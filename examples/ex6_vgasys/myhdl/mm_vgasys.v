==> flow/design.v <==
`timescale 1ns/1ns
module mm_vgasys (
    clock,
    reset,
    vselect,
    hsync,
    vsync,
    red,
    green,
    blue,
    pxlen,
    active
);
input clock;
input reset;
input vselect;
output hsync;
reg hsync;
output vsync;
reg vsync;
output [9:0] red;
wire [9:0] red;
output [9:0] green;
wire [9:0] green;
output [9:0] blue;
wire [9:0] blue;
output pxlen;
reg pxlen;
output active;
reg active;
reg [2:0] gvga_vga_state;
reg [19:0] gvga_vcd;
reg [9:0] gvga_hpxl;
reg [8:0] gvga_vpxl;
reg [29:0] gvga_vmem_red;
reg [10:0] gvga_hcd;
reg [29:0] gvga_vmem_blue;
reg [29:0] gvga_vmem_green;
reg [29:0] gbar_pval;
reg [31:0] gbar_ssel;
always @(posedge clock) begin: MM_VGASYS_GVGA_RTL_SYNC
    reg signed [3-1:0] xcnt;
    reg [11-1:0] hcnt;
    reg [20-1:0] vcnt;
    if (reset == 0) begin
        gvga_vpxl <= 0;
        gvga_vcd <= 0;
        vsync <= 0;
        gvga_hpxl <= 0;
        hsync <= 0;
        pxlen <= 0;
        gvga_hcd <= 0;
        hcnt = 0;
        vcnt = 0;
        xcnt = 0;
    end
    else begin
        hcnt = (hcnt + 1);
        vcnt = (vcnt + 1);
        if ((vcnt == 833333)) begin
            vcnt = 0;
            hcnt = 0;
        end
        else if ((vcnt > 768000)) begin
            hcnt = (1600 - 1);
        end
        else if ((hcnt >= 1600)) begin
            hcnt = 0;
        end
        xcnt = (xcnt + 1);
        if ((hcnt == 1)) begin
            xcnt = 1;
        end
        else if ((xcnt == 2)) begin
            xcnt = 0;
        end
        if (((xcnt == 0) && (hcnt <= 1250))) begin
            pxlen <= 1'b1;
        end
        else begin
            pxlen <= 1'b0;
        end
        if (((hcnt >= (1250 + 50)) && (hcnt < ((1250 + 50) + 200)))) begin
            hsync <= 1'b0;
        end
        else begin
            hsync <= 1'b1;
        end
        if (((vcnt >= (768000 + 17000)) && (vcnt < ((768000 + 17000) + 3200)))) begin
            vsync <= 1'b0;
        end
        else begin
            vsync <= 1'b1;
        end
        if ((($signed({1'b0, gvga_hpxl}) < (640 - 1)) && (xcnt == 0) && (hcnt <= 1250))) begin
            gvga_hpxl <= (gvga_hpxl + 1);
        end
        else if ((hcnt > (1250 + 50))) begin
            gvga_hpxl <= 0;
        end
        if ((($signed({1'b0, hcnt}) >= (1600 - 1)) && (vcnt < 768000))) begin
            gvga_vpxl <= (gvga_vpxl + 1);
        end
        else if ((vcnt > (768000 + 17000))) begin
            gvga_vpxl <= 0;
        end
        gvga_hcd <= hcnt;
        gvga_vcd <= vcnt;
    end
end
always @(gvga_vcd, hsync, gvga_hcd, vsync) begin: MM_VGASYS_GVGA_RTL_STATE
    if ((!hsync)) begin
        gvga_vga_state = 3'b011;
    end
    else if ((!vsync)) begin
        gvga_vga_state = 3'b110;
    end
    else if ((gvga_hcd < 1250)) begin
        gvga_vga_state = 3'b001;
    end
    else if (((gvga_vcd >= 768000) && (gvga_vcd < (768000 + 17000)))) begin
        gvga_vga_state = 3'b101;
    end
    else if (((gvga_vcd >= (768000 + 17000)) && (gvga_vcd < ((768000 + 17000) + 3200)))) begin
    end
    else if (((gvga_vcd >= ((768000 + 17000) + 3200)) && (gvga_vcd < 833333))) begin
        gvga_vga_state = 3'b111;
    end
    else if (((gvga_hcd >= 1250) && (gvga_hcd < (1250 + 50)))) begin
        gvga_vga_state = 3'b010;
    end
    else if (((gvga_hcd >= (1250 + 50)) && (gvga_hcd < ((1250 + 50) + 200)))) begin
    end
    else if (((gvga_hcd >= ((1250 + 50) + 200)) && (gvga_hcd < (((1250 + 50) + 200) + 100)))) begin
        gvga_vga_state = 3'b100;
    end
    if ((gvga_hcd < 1250)) begin
        active = 1'b1;
    end
    else begin
        active = 1'b0;
    end
end
assign red = gvga_vmem_red;
assign green = gvga_vmem_green;
assign blue = gvga_vmem_blue;
always @(gvga_hpxl) begin: MM_VGASYS_GBAR_RTL_PVAL
    integer ii;
    integer sel;
    sel = 0;
    for (ii=0; ii<8; ii=ii+1) begin
        if (($signed({1'b0, gvga_hpxl}) > (ii * 80))) begin
            sel = ii;
        end
    end
    gbar_ssel = sel;
    case (sel)
        0: gbar_pval = 1073741823;
        1: gbar_pval = 1073740800;
        2: gbar_pval = 1048575;
        3: gbar_pval = 1047552;
        4: gbar_pval = 1072694271;
        5: gbar_pval = 1072693248;
        6: gbar_pval = 1023;
        default: gbar_pval = 0;
    endcase
end
always @(posedge clock) begin: MM_VGASYS_GBAR_RTL_RGB
    if (reset == 0) begin
        gvga_vmem_blue <= 0;
        gvga_vmem_green <= 0;
        gvga_vmem_red <= 0;
    end
    else begin
        gvga_vmem_red <= ((gbar_pval >>> 20) & 1023);
        gvga_vmem_green <= ((gbar_pval >>> 10) & 1023);
        gvga_vmem_blue <= (gbar_pval & 1023);
    end
end
endmodule
---- Step by step through the tools: mm_vgasys ----
The steps from the RTL of mm_vgasys to its reports follow in flow order.
Line numbers count from 1 in the design file above.
Operators: Yosys type, input widths -> output width; for muxes data width and select width s.
Library cell names are shortened.
Not given: n/a
set-up
  top ..................................... mm_vgasys
  clock input ............................. clock
  cell library ............................ sky130hd
  library corner .......................... tt_025C_1v80

---- Word level ----
Source: Yosys, flattened and elaborated, memories not mapped. Widths are those after wreduce. Registers that Yosys merges into a memory's read port (data or address) are not register bits. Print and check cells do not count. Equal cells are merged and count once.
storage and ports
  register bits ........................... 77
  output and inout bits ................... 34
  cells after elaboration ................. 71
operators by class
  add/subtract/negate cells ............... 4
  magnitude comparators ................... 17
  equal/unequal tests ..................... 9
  mux-type cells .......................... 23
  reduce/logical cells .................... 8
operators by type and width
  cell                   count
  $pmux 30 s7            1
  $mux 32                6
  $eq 32x3->1 const B    3
  $eq 32x2->1 const B    2
  $mux 11                4
  $mux 20                2
  $eq 32x1->1 const B    1
  $logic_not 32->1       1
  $gt 10x9->1 const B    3
  $ge 11x11->1 const B   2
  $lt 11x11->1 const B   2
  $gt 10x8->1 const B    2
  $add 20x1->20 const B  1
  $ge 20x20->1 const B   1
  $gt 20x20->1 const B   1
  $lt 20x20->1 const B   1
  $eq 20x20->1 const B   1
  $mux 10                2
  $add 11x1->11 const B  1
  $eq 11x1->1 const B    1
  $gt 11x11->1 const B   1
  $le 11x11->1 const B   1
  $add 10x1->10 const B  1
  $gt 10x10->1 const B   1
  $lt 10x10->1 const B   1
  $gt 10x7->1 const B    1
  $mux 3                 3
  $logic_and 1x1->1      5
Not listed: further kinds 5, cells in them 9.

---- Depth ----
Depth = most cells in a row (Yosys ltp): at word level without a register or memory, in the mapped netlist without a sequential cell, where the memories' decode and read muxes count.
depth
  depth after elaboration ................. 13
  ABC_AREA ................................ 0
  gate-level depth with buffers ........... 13
  gate-level depth less buffers ........... 10

---- Netlist ----
Source: synth_stat.txt of the flow (Yosys; design flattened, memories mapped). It holds for the ABC_AREA given above (unset counts as 0); a run with the other value may have another netlist.
synthesis totals
  standard cells after synthesis .......... 486
  cell area after synthesis ............... 3797.4 sq um
  sequential area ......................... 1001.0 sq um
  mapped flip-flops ....................... 50
  buffers ................................. 60
cells by type
  cell      count
  dfxtp_1   50
  buf_4     34
  nor2_1    58
  xnor2_1   19
  nand2_1   38
  a21oi_1   25
  xor2_1    12
  ha_1      8
  nand3_1   19
  nor3_1    16
  a211oi_1  9
  buf_2     13
  or3_1     10
  o21ai_0   12
  a211o_1   6
  and4_1    6
  nand4_1   8
  inv_1     13
Not listed: further types 53, cells in them 130.

---- Worst setup path after synthesis ----
OpenSTA on the mapped netlist: ideal clock, no wires. The path of least setup slack (recovery checks aside). Input and output delay are each 20% of the period. Register names are those of the netlist, which keeps one name where synthesis merged equal registers.
path post-synthesis
  path type ............................... reg2reg
  from .................................... register MM_VGASYS_GVGA_RTL_SYNC.vcnt[0]
  to ...................................... register gvga_hpxl[2]
  period .................................. 3.51 ns
  arrival ................................. 2.765 ns
  required time ........................... 3.390 ns
  path slack .............................. 0.625 ns
  path delay .............................. 2.885 ns
  driving pins on the path ................ 13
  buffers on the path ..................... 2
  synthesis period reached ................ 2.885 ns
"path delay" = arrival - input delay + setup time.
"driving pins on the path": output pins that drive a net of the path, with the launching flip-flop's if there is one; two outputs of one cell count as two.
"synthesis period reached" = period - worst setup slack (recovery checks aside). The figure is calculated, with input and output delays left at 20% of the set period.
Between the ends stands the longest chain of elaborated cells between them, by number of cells; it is not shown to be the way that was timed. Of several equally long chains one is given.
Each line given opens the expression or statement behind the cell; cells for indexed reads and writes are added by Yosys, which also makes memories of some case tables.
At most two assigning lines are given for a register; there are more.
between the ends, post-synthesis
  cell sequence ........................... dfxtp_1 > ha_1 > buf_4 > nand4_4 > or2_1 > o41ai_2 > nand4b_1 > or4_4 > nor2b_4 > a22oi_2 > and2_4 > buf_6 > a211o_1
  length of the longest elaborated chain .. 12
RTL lines, path post-synthesis
  what                            RTL line  source
  start, declared                 44        reg [20-1:0] vcnt;
  start, assigned                 54        vcnt = 0;
  start, assigned                 59        vcnt = (vcnt + 1);
  $add 20x1->20                   59
  $gt 20x20->1                    64        else if ((vcnt > 768000)) begin
  $mux 11                         64
  $mux 11                         60        if ((vcnt == 833333)) begin
  $mux 11                         45        if (reset == 0) begin
  $eq 11x1->1                     71        if ((hcnt == 1)) begin
  $mux 3                          71
  $mux 3                          45
  $logic_not 3->1                 95        if ((($signed({1'b0, gvga_hpxl}) < (640 - 1)) && (xcnt == 0) && (hcnt <= 1250))) begin
  $logic_and 1x1->1 (2 in a row)  95
  $mux 10                         95
  end, assigned                   96        gvga_hpxl <= (gvga_hpxl + 1);
  end, assigned                   99        gvga_hpxl <= 0;
  end, declared                   33        reg [9:0] gvga_hpxl;

---- Path in the finished layout ----
From the final timing report of job 1: the path of least setup slack in the routed layout; clock arrival at registers is part of the times.
path after layout
  path type ............................... reg2reg
  from .................................... register MM_VGASYS_GVGA_RTL_SYNC.vcnt[0]
  to ...................................... register gvga_hpxl[2]
  period .................................. 5.28 ns
  arrival ................................. 3.56 ns
  required time ........................... 5.48 ns
  path slack .............................. 1.91 ns
  driving pins on the path ................ 11
  buffers on the path ..................... 0
Between the ends stands the longest chain of elaborated cells between them, by number of cells; it is not shown to be the way that was timed. Of several equally long chains one is given.
At most two assigning lines are given for a register; there are more.
between the ends, after layout
  cell sequence ........................... dfxtp_1 > ha_1 > nand4_4 > nor4_2 > nand3b_1 > nor3b_2 > o311ai_2 > nand2_1 > a2bb2oi_4 > nor3b_1 > a211o_1
  length of the longest elaborated chain .. 12
RTL lines, path after layout
  what                            RTL line  source
  start, declared                 44        reg [20-1:0] vcnt;
  start, assigned                 54        vcnt = 0;
  start, assigned                 59        vcnt = (vcnt + 1);
  $add 20x1->20                   59
  $gt 20x20->1                    64        else if ((vcnt > 768000)) begin
  $mux 11                         64
  $mux 11                         60        if ((vcnt == 833333)) begin
  $mux 11                         45        if (reset == 0) begin
  $eq 11x1->1                     71        if ((hcnt == 1)) begin
  $mux 3                          71
  $mux 3                          45
  $logic_not 3->1                 95        if ((($signed({1'b0, gvga_hpxl}) < (640 - 1)) && (xcnt == 0) && (hcnt <= 1250))) begin
  $logic_and 1x1->1 (2 in a row)  95
  $mux 10                         95
  end, assigned                   96        gvga_hpxl <= (gvga_hpxl + 1);
  end, assigned                   99        gvga_hpxl <= 0;
  end, declared                   33        reg [9:0] gvga_hpxl;

==> runs of mm_vgasys <==
Record of 2 stored runs of the RTL-to-layout flow on mm_vgasys, platform sky130hd. The runs are unordered. Constraints: input delay and output delay 20% of the set period each, output load 0.01 pF.
"achieved period" is the run's clock period less its worst setup slack. It is reckoned from that one timing run; input and output delays stay at 20% of the period that was set.
"worst path time" means the part of the period allowed to the worst setup path (the constraints hold back 20% at inputs and 20% at outputs) less its slack; where the path has registers, the arrival times of their clocks count too.
"power" rests on the timing tool's default activity at the inputs, not on a simulated workload.

---- job 1 ----
settings
  period_ns = 5.28
  CORE_UTILIZATION = 70
  PLACE_DENSITY_LB_ADDON = 0.17
  CORE_ASPECT_RATIO = 0.97
  CORE_MARGIN = 7
  CELL_PAD_IN_SITES_DETAIL_PLACEMENT = 0
  SLEW_MARGIN = 40
  MIN_ROUTING_LAYER = met1
  CAP_MARGIN = 20
results
  setup slack of the worst path ........... 1.911 ns
  worst path time ......................... 3.37 ns
  worst setup path type ................... reg2reg
  chip area after synthesis (Yosys) ....... 3797.4 sq um
  die size ................................ 7683.4 sq um
  sum of negative setup slack ............. 0.000 ns
  utilization ............................. 0.751
  power ................................... 0.0007162 W
  worst hold slack ........................ 0.523 ns
  achieved period ......................... 3.369 ns
  standard-cell area after layout ......... 3935.0 sq um

---- job 2 ----
settings
  period_ns = 4.57
  CORE_UTILIZATION = 20
  PLACE_DENSITY_LB_ADDON = 0.09
  CELL_PAD_IN_SITES_DETAIL_PLACEMENT = 2
  ABC_AREA = 1
  GPL_TIMING_DRIVEN = 1
  CTS_CLUSTER_SIZE = 29
  CTS_CLUSTER_DIAMETER = 210
  CAP_MARGIN = 0
  CORE_MARGIN = 2
  SLEW_MARGIN = 20
results
  setup slack of the worst path ........... 0.903 ns
  worst path time ......................... 3.67 ns
  worst setup path type ................... reg2reg
  chip area after synthesis (Yosys) ....... 3733.6 sq um
  die size ................................ 19776.8 sq um
  sum of negative setup slack ............. 0.000 ns
  utilization ............................. 0.237
  power ................................... 0.001108 W
  worst hold slack ........................ 0.483 ns
  achieved period ......................... 3.667 ns
  standard-cell area after layout ......... 4302.9 sq um
