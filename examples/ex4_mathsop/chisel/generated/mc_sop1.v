==> flow/design.v <==
module mc_sop1(input clk, input reset,
    input [15:0] io_x,
    output[15:0] io_y
);
  reg[15:0] yy;
  wire[15:0] T0;
  wire[23:0] T1;
  wire[31:0] sop;
  reg[31:0] mults_3;
  wire[31:0] T2;
  reg[15:0] delays_3;
  reg[15:0] delays_2;
  reg[15:0] delays_1;
  reg[15:0] delays_0;
  wire[31:0] T3;
  reg[31:0] mults_2;
  wire[31:0] T4;
  wire[31:0] T5;
  reg[31:0] mults_1;
  wire[31:0] T6;
  reg[31:0] mults_0;
  wire[31:0] T7;
  assign io_y = yy;
  assign T0 = T1[4'hf :1'h0 ];
  assign T1 = $signed(sop) >>> $signed(4'h8 );
  assign sop = T3 + mults_3;
  assign T2 = $signed(delays_3) * $signed(16'h40 );
  assign T3 = T5 + mults_2;
  assign T4 = $signed(delays_2) * $signed(16'h40 );
  assign T5 = mults_0 + mults_1;
  assign T6 = $signed(delays_1) * $signed(16'h40 );
  assign T7 = $signed(delays_0) * $signed(16'h40 );
  always @(posedge clk) begin
    yy <= reset ? 16'h0  : T0;
    mults_3 <= reset ? 32'h0  : T2;
    delays_3 <= reset ? 16'h0  : delays_2;
    delays_2 <= reset ? 16'h0  : delays_1;
    delays_1 <= reset ? 16'h0  : delays_0;
    delays_0 <= reset ? 16'h0  : io_x;
    mults_2 <= reset ? 32'h0  : T4;
    mults_1 <= reset ? 32'h0  : T6;
    mults_0 <= reset ? 32'h0  : T7;
  end
endmodule
Reports on mc_sop1
The steps from the RTL of mc_sop1 to its reports follow in flow order.
Line numbers count from 1 in the design file above.
The mark n/a stands for no value.

design
  top = mc_sop1
  clock input = clk
  library = sky130hd
  library corner = tt_025C_1v80

Elaborated design
Yosys after proc, flatten, opt, wreduce and memory -nomap, before mapping. Enables and synchronous resets that opt folds into registers are not counted as muxes. Memory bits, and registers merged into a memory's read port (data or address), are not among the register bits. Print and check cells are not counted.

word-level totals
  flip-flop bits (word level) = 144
  bits in latches = 0
  RAM bits = 0
  bits in read-only memories = 0
  word width x clocked read ports = 0
  memories = 0
  bits of input ports = 18
  output and inout port bits = 16
  cells after elaboration = 12

operators by class
  add/sub/neg operators = 3
  multipliers = 0
  divide/modulo/power cells = 0
  $lt $le $gt $ge = 0
  equal/unequal tests = 0
  shift-type cells = 0
  multiplexer cells = 0
  bitwise operators = 0
  reductions and logical operators = 0

operators by type and width
  cell                     number
  adder 23 x 22 -> 24 bit  1
  adder 24 bit             1
  adder 22 x 22 -> 23 bit  1

Logic depth
Longest topological path by Yosys (ltp), each cell counted once; first at word level (registers and memories cut), then after technology mapping (sequential cells cut; the memories' decode and read muxes count).

logic depth
  depth after elaboration = 3
  ABC_AREA = 0
  mapped depth = 12
  depth with buffers taken out = 12

After synthesis
Yosys stat after the flow's synthesis: flattened, memories mapped to cells. It holds for the ABC_AREA given above (unset counts as 0); a run with the other value may have another netlist.

cell types
  type                      number  total area (um2)
  sky130_fd_sc_hd__dfxtp_1  96      1.92E+03
  sky130_fd_sc_hd__fa_1     33      660.634
  sky130_fd_sc_hd__inv_1    94      352.838
  sky130_fd_sc_hd__nor2b_1  39      243.984
  sky130_fd_sc_hd__nor2_1   62      232.723
  sky130_fd_sc_hd__ha_1     15      187.68
  sky130_fd_sc_hd__a21oi_1  13      65.062
  sky130_fd_sc_hd__xnor2_1  6       52.55
  sky130_fd_sc_hd__nand2_1  11      41.29
  sky130_fd_sc_hd__o21ai_0  8       40.038
  sky130_fd_sc_hd__xor2_1   4       35.034
  sky130_fd_sc_hd__nand4_1  5       31.28
  sky130_fd_sc_hd__a21o_1   4       30.029
  sky130_fd_sc_hd__nor3_1   6       30.029
  sky130_fd_sc_hd__nor3b_1  4       30.029
  sky130_fd_sc_hd__buf_6    2       22.522
  sky130_fd_sc_hd__mux2_2   2       22.522
  sky130_fd_sc_hd__o31ai_4  1       21.27

Not listed: further types 30, cells in them 43.

synthesis totals
  cell count = 448
  synthesis area = 4329.2 um2
  area of sequential cells = 1921.8 um2
  flip-flops = 96
  buffer cells = 15

Worst setup path after synthesis
Source: OpenSTA report_checks on the synthesized netlist (no wires, ideal clock, input and output delay 20% of the period each), path of least setup slack; recovery checks are left aside. Register names are those of the netlist, which keeps one name where synthesis merged equal registers.

path post-synthesis
  kind = register to register
  from = register mults_3[7]
  to = register yy[15]
  clock period = 5620 ps
  setup time = 140 ps
  time at the first pin = 0 ps
  arrival time = 2926 ps
  data required time = 5480 ps
  path slack = 2554 ps
  path delay = 3066 ps
  stages = 13
  buffers on the path = 0
  period reached after synthesis = 3066 ps

"path delay" is the arrival time less input delay plus setup time.
"stages": output pins that drive a net of the path, with the launching flip-flop's if there is one; two outputs of one cell count as two.
"period reached after synthesis" is the clock period less the worst setup slack; recovery checks do not enter. This is arithmetic on one report: input and output delays are still those of the set period (20% each).
Between the ends stands the longest chain of elaborated cells between them, by number of cells; it is not shown to be the way that was timed. Of several equally long chains one is given.
Each line given opens the expression or statement behind the cell; cells for indexed reads and writes are added by Yosys, which also makes memories of some case tables.

between the ends, post-synthesis
  cells stage by stage = sky130_fd_sc_hd__dfxtp_1 > sky130_fd_sc_hd__inv_1 > sky130_fd_sc_hd__fa_1 > sky130_fd_sc_hd__inv_1 > sky130_fd_sc_hd__fa_1 > sky130_fd_sc_hd__nand2_1 > sky130_fd_sc_hd__nor2_1 > sky130_fd_sc_hd__fa_1 > sky130_fd_sc_hd__a21o_2 > sky130_fd_sc_hd__a221o_1 > sky130_fd_sc_hd__a21oi_2 > sky130_fd_sc_hd__mux2i_1 > sky130_fd_sc_hd__o311ai_0
  cells in the longest elaborated chain = 1
  elaborated cells on any way between the ends = 1
  source lines of those cells = 1
  classes of those cells = 1 x add/sub

RTL lines, path post-synthesis
  item             line  text
  start, declared  9     reg[31:0] mults_3;
  start, assigned  35    mults_3 <= reset ? 32'h0  : T2;
  adder 24 bit     26    assign sop = T3 + mults_3;
  end, assigned    34    yy <= reset ? 16'h0  : T0;
  end, declared    5     reg[15:0] yy;

Timing after layout
Path of least setup slack in the final report of job 1 (OpenROAD, finished layout, wires in). Where an end is a register, its clock arrival counts in the times.
The report prints the path's times to 10 ps; the period is as set.

path post-layout
  kind = register to register
  from = register mults_3[7]
  to = register yy[15]
  clock period = 5640 ps
  setup time = 170 ps
  time at the first pin = 350 ps
  arrival time = 3500 ps
  data required time = 5830 ps
  path slack = 2320 ps
  stages = 13
  buffers on the path = 0

Between the ends stands the longest chain of elaborated cells between them, by number of cells; it is not shown to be the way that was timed. Of several equally long chains one is given.

between the ends, post-layout
  cells stage by stage = sky130_fd_sc_hd__dfxtp_1 > sky130_fd_sc_hd__inv_1 > sky130_fd_sc_hd__fa_1 > sky130_fd_sc_hd__inv_1 > sky130_fd_sc_hd__fa_1 > sky130_fd_sc_hd__nand2_1 > sky130_fd_sc_hd__nor2_1 > sky130_fd_sc_hd__fa_1 > sky130_fd_sc_hd__a21o_2 > sky130_fd_sc_hd__a221o_1 > sky130_fd_sc_hd__a21oi_2 > sky130_fd_sc_hd__mux2i_1 > sky130_fd_sc_hd__o311ai_0
  cells in the longest elaborated chain = 1
  elaborated cells on any way between the ends = 1
  source lines of those cells = 1
  classes of those cells = 1 x add/sub

RTL lines, path post-layout
  item             line  text
  start, declared  9     reg[31:0] mults_3;
  start, assigned  35    mults_3 <= reset ? 32'h0  : T2;
  adder 24 bit     26    assign sop = T3 + mults_3;
  end, assigned    34    yy <= reset ? 16'h0  : T0;
  end, declared    5     reg[15:0] yy;

--- measured runs ---
2 stored runs of mc_sop1 in the flow (synthesis by Yosys, layout by OpenROAD, sky130hd cells), in arbitrary order. Constraints: input delay and output delay 20% of the set period each, output load 0.01 pF.
"clock period achieved" means the clock period less the worst setup slack. The figure is calculated, with input and output delays left at 20% of the set period.
By "time on the worst setup path" is meant the share of the clock period that the worst setup path is allowed (20% is reserved at inputs, 20% at outputs), minus its slack. Clock arrival times at its registers enter into it.
"total power after layout" is the tool's figure for a default switching activity; nothing was simulated.
"time on the worst setup path" is known to 10 ps.
Among the settings, - means not set for that run.

item                                   job 1                 job 2
period_ns                              5.64                  3.65
CORE_UTILIZATION                       70                    40
SETUP_SLACK_MARGIN                     -0.55                 -0.01
PLACE_DENSITY_LB_ADDON                 0.08                  -
HOLD_SLACK_MARGIN                      -0.06                 -
CORE_ASPECT_RATIO                      1.06                  -
CELL_PAD_IN_SITES_GLOBAL_PLACEMENT     0                     -
GPL_ROUTABILITY_DRIVEN                 1                     -
CAP_MARGIN                             20                    20
CORE_MARGIN                            2                     2
SLEW_MARGIN                            20                    20
Yosys chip area after synthesis (um2)  4329.2                4329.2
die area (um2)                         6829.9                11671.6
standard-cell area after layout (um2)  4897.2                4993.5
post-layout utilization (%)            81.8                  47.9
setup slack of the critical path (ps)  2325                  325
summed negative setup slack (ps)       0                     0
lowest hold slack (ps)                 442                   442
total power after layout (mW)          1.335                 2.159
clock period achieved (ps)             3315                  3325
time on the worst setup path (ps)      3320                  3320
class of the worst setup path          register to register  register to register
--- end ---
